==> flow/design.v <==
module fifodesign(clk,rst,wr,rd,din,dout,empty,full);
input clk,rst; 
input wr,rd; 
input [3:0] din;
output reg [3:0] dout;
output empty,full; 
reg [3:0] mem [0:7];
wire [3:0] wrptr,rdptr;
reg [3:0] bwrptr,brdptr; 
always@(posedge clk) begin
if(wr)
mem[wrptr] <= din;
end
always@(posedge clk)
begin if(rd)
dout <= mem[rdptr];
end
assign empty = wrptr == rdptr;
assign full = ((wrptr[3] != rdptr[3]) && (wrptr[2] != rdptr[2]) &&(wrptr[1:0] ==
rdptr[1:0]));
always@(posedge clk) begin
if(rst)
begin
bwrptr <=0; brdptr <=0; end
else if(wr && ~full)
begin
bwrptr <= bwrptr + 1;
end else
bwrptr <= bwrptr;
end
always@(posedge clk)
begin if(rst) begin
brdptr <=0;
end
else if(rd && ~empty)
begin
brdptr <= brdptr + 1;
end else
brdptr <= brdptr;
end
assign wrptr = {bwrptr[3],bwrptr[3] ^ bwrptr[2],bwrptr[2] ^ bwrptr[1],bwrptr[1] ^
bwrptr[0]};
assign rdptr = {brdptr[3],brdptr[3] ^ brdptr[2],brdptr[2] ^ brdptr[1],brdptr[1] ^ brdptr[0]};
endmodule
== Step by step through the tools: fifodesign ==
Tool output for the design above, in the order of the flow.
Line numbers count from 1 in the design file above.
Operators carry their Yosys type and port widths (W data, S select, Z words).
Library cell names are shortened.
A cell with n/a has no value.

* Top module: fifodesign
* Clock port: clk
* Library: sky130hd
* Corner: tt_025C_1v80

== Word-level counts ==
Counts by Yosys on the flattened word-level netlist (proc, flatten, opt, wreduce; memories kept). Register bits leave out memories and registers merged into their read ports (data or address); mux counts leave out enables and synchronous resets folded into registers. Print and check cells are left out. Cells with the same type and inputs are merged into one.
Memory sizes are those after Yosys's memory passes, which may raise the word count (mostly to a power of two), join words into wider ones and drop unused or constant bits.

* Register bits: 4
* Memory bits (writable): 32
* Word width x clocked read ports: 4
* Memories kept: 1
* Input bits: 8
* Output and inout bits: 6
* Cells after elaboration: 15

* Add/sub/neg operators: 1
* Mux-type cells: 3
* Bitwise gates (word level): 4
* Reductions and logical operators: 5

{| class="wikitable"
|+ Memory list
! memory !! words !! bits a word !! rd ports !! wr ports !! line !! text
|-
| mem || 8 || 4 || 1 || 1 || 7 || <nowiki>reg [3:0] mem [0:7];</nowiki>
|}

{| class="wikitable"
|+ Operators with widths
! cell !! number
|-
| $add A4 B1 Y4 const B || 1
|-
| $logic_not A4 Y1 || 1
|-
| $mux W4 || 1
|-
| $xor A1 B1 Y1 || 3
|-
| $logic_and A1 B1 Y1 || 3
|-
| $mux W3 || 1
|-
| $logic_not A2 Y1 || 1
|-
| $not A1 Y1 || 1
|-
| $mux W1 || 1
|}

== Longest topological paths ==
Longest topological path by Yosys (ltp), each cell counted once; first at word level (registers and memories cut), then after technology mapping (sequential cells cut; the memories' decode and read muxes count).

* Word-level depth: 5
* ABC_AREA: 0
* Mapped depth: 5

== Mapped cells and area ==
Yosys stat after the flow's synthesis: flattened, memories mapped to cells. It holds for the ABC_AREA given above (unset counts as 0); a run with the other value may have another netlist.

{| class="wikitable"
|+ Cell types
! cell !! number !! total area (µm²)
|-
| edfxtp_1 || 8 || 240.23
|-
| dfxtp_1 || 4 || 80.077
|-
| ha_1 || 4 || 50.048
|-
| a21oi_1 || 4 || 20.019
|-
| o21ai_0 || 4 || 20.019
|-
| or3_1 || 3 || 18.768
|-
| nor3b_2 || 1 || 12.512
|-
| inv_1 || 3 || 11.261
|-
| nand2_1 || 2 || 7.507
|-
| nor3b_1 || 1 || 7.507
|-
| nor4_1 || 1 || 6.256
|-
| nand3_1 || 1 || 5.005
|}

* Cells in the netlist: 36
* Synthesis area: 479.2 µm²
* Area of sequential cells: 320.3 µm²
* Flip-flop cells: 12

== Worst setup path after synthesis ==
OpenSTA on the mapped netlist: ideal clock, no wires. The path of least setup slack (recovery checks aside). Input and output delay are each 20% of the period. Register names are those of the netlist, which keeps one name where synthesis merged equal registers.

* Path kind: flip-flop to flip-flop
* From: reg bwrptr[0]
* To: mem mem[0][0]
* Clock period: 2.13 ns
* Setup time: 0.377 ns
* Launch time at the first pin: 0.000 ns
* Arrival: 1.209 ns
* Slack: 0.544 ns
* Path delay: 1.586 ns
* Stages: 3
* Path buffers: 0
* Period reached after synthesis: 1.586 ns

"path delay" is the arrival time less input delay plus setup time.
"stages": output pins that drive a net of the path, with the launching flip-flop's if there is one; two outputs of one cell count as two.
"period reached after synthesis" is the clock period less the worst setup slack; recovery checks do not enter. This is arithmetic on one report: input and output delays are still those of the set period (20% each).
The rows between start and end are the longest chain of elaborated cells between them; the timing report does not say that the signal goes this way. Where chains are equally long, one stands for them.
Each line given opens the expression or statement behind the cell; cells for indexed reads and writes are added by Yosys, which also makes memories of some case tables.
At most two assigning lines are given for a register; there are more.

* Path through: dfxtp_1 -> ha_1 -> nor4_1
* Length of the longest elaborated chain: 2
* Elaborated cells on any way between the ends: 2
* RTL lines with such cells: 2
* Those cells by class: mux: 1; logic: 1

{| class="wikitable"
|+ RTL lines, path after synthesis
! item !! line !! text
|-
| from (decl) || 9 || <nowiki>reg [3:0] bwrptr,brdptr;</nowiki>
|-
| from (assign) || 27 || <nowiki>bwrptr <= bwrptr + 1;</nowiki>
|-
| from (assign) || 29 || <nowiki>bwrptr <= bwrptr;</nowiki>
|-
| $xor A1 B1 Y1 || 41 || <nowiki>assign wrptr = {bwrptr[3],bwrptr[3] ^ bwrptr[2],bwrptr[2] ^ bwrptr[1],bwrptr[1] ^</nowiki>
|-
| $mux W3 || 11 || <nowiki>if(wr)</nowiki>
|-
| to (decl) || 7 || <nowiki>reg [3:0] mem [0:7];</nowiki>
|}

Some nets on the timed path still bear RTL names; the line given drives or declares the net.

{| class="wikitable"
|+ Nets with RTL names, path after synthesis
! net !! line
|-
| wrptr[0] || 41
|}

== Path in the finished layout ==
Path of least setup slack in the final report of job 1 (OpenROAD, finished layout, wires in). Where an end is a register, its clock arrival counts in the times.

* Path kind: flip-flop to output port
* From: reg bwrptr[0]
* To: out full
* Clock period: 1.17 ns
* External output delay: 0.23 ns
* Launch time at the first pin: 0.26 ns
* Arrival: 1.24 ns
* Slack: -0.30 ns
* Stages: 4
* Path buffers: 1

The rows between start and end are the longest chain of elaborated cells between them; the timing report does not say that the signal goes this way. Where chains are equally long, one stands for them.
At most two assigning lines are given for a register; there are more.

* Path through: dfxtp_2 -> ha_4 -> nor3b_4 -> buf_2
* Length of the longest elaborated chain: 3
* Elaborated cells on any way between the ends: 3
* RTL lines with such cells: 2
* Those cells by class: logic: 1; reduce/logical: 2

{| class="wikitable"
|+ RTL lines, path post-layout
! item !! line !! text
|-
| from (decl) || 9 || <nowiki>reg [3:0] bwrptr,brdptr;</nowiki>
|-
| from (assign) || 27 || <nowiki>bwrptr <= bwrptr + 1;</nowiki>
|-
| from (assign) || 29 || <nowiki>bwrptr <= bwrptr;</nowiki>
|-
| $xor A1 B1 Y1 || 41 || <nowiki>assign wrptr = {bwrptr[3],bwrptr[3] ^ bwrptr[2],bwrptr[2] ^ bwrptr[1],bwrptr[1] ^</nowiki>
|-
| $logic_not A2 Y1 || 19 || <nowiki>assign full = ((wrptr[3] != rdptr[3]) && (wrptr[2] != rdptr[2]) &&(wrptr[1:0] ==</nowiki>
|-
| $logic_and A1 B1 Y1 || 19 ||
|-
| to (decl) || 6 || <nowiki>output empty,full;</nowiki>
|}

Some nets on the timed path still bear RTL names; the line given drives or declares the net.

{| class="wikitable"
|+ Nets with RTL names, path post-layout
! net !! line
|-
| wrptr[0] || 41
|}

## Implementation results

Below are 2 stored runs of the flow (Yosys, OpenROAD; platform sky130hd) on fifodesign, each with its settings and what was measured, unordered. Constraints: input delay and output delay 20% of the set period each, output load 0.01 pF.
"period achieved" means the clock period less the worst setup slack. The figure is calculated, with input and output delays left at 20% of the set period.
"total power of the final layout" is the tool's figure for a default switching activity; nothing was simulated.

=== Job 1 ===
{| class="wikitable"
! Setting !! Value
|-
| period_ns || 1.17
|-
| CAP_MARGIN || 20
|-
| CORE_MARGIN || 2
|-
| CORE_UTILIZATION || 40
|-
| SLEW_MARGIN || 20
|-
! Result !! Value
|-
| Post-synthesis cell area || 479.2 µm²
|-
| Area of the die || 1490.7 µm²
|-
| Utilization in the final report || 0.696
|-
| Smallest setup slack || -0.302 ns
|-
| Total negative slack || -2.240 ns
|-
| Worst hold slack in the final report || 0.423 ns
|-
| Total power of the final layout || 0.8779 mW
|-
| Period achieved || 1.472 ns
|}

=== Job 2 ===
{| class="wikitable"
! Setting !! Value
|-
| period_ns || 2.1
|-
| CORE_UTILIZATION || 68
|-
| PLACE_DENSITY_LB_ADDON || 0.13
|-
| CORE_MARGIN || 10
|-
| TNS_END_PERCENT || 35
|-
| GPL_ROUTABILITY_DRIVEN || 1
|-
| CAP_MARGIN || 15
|-
| SLEW_MARGIN || 20
|}
Incomplete, floorplanning halted on PDN-0185.
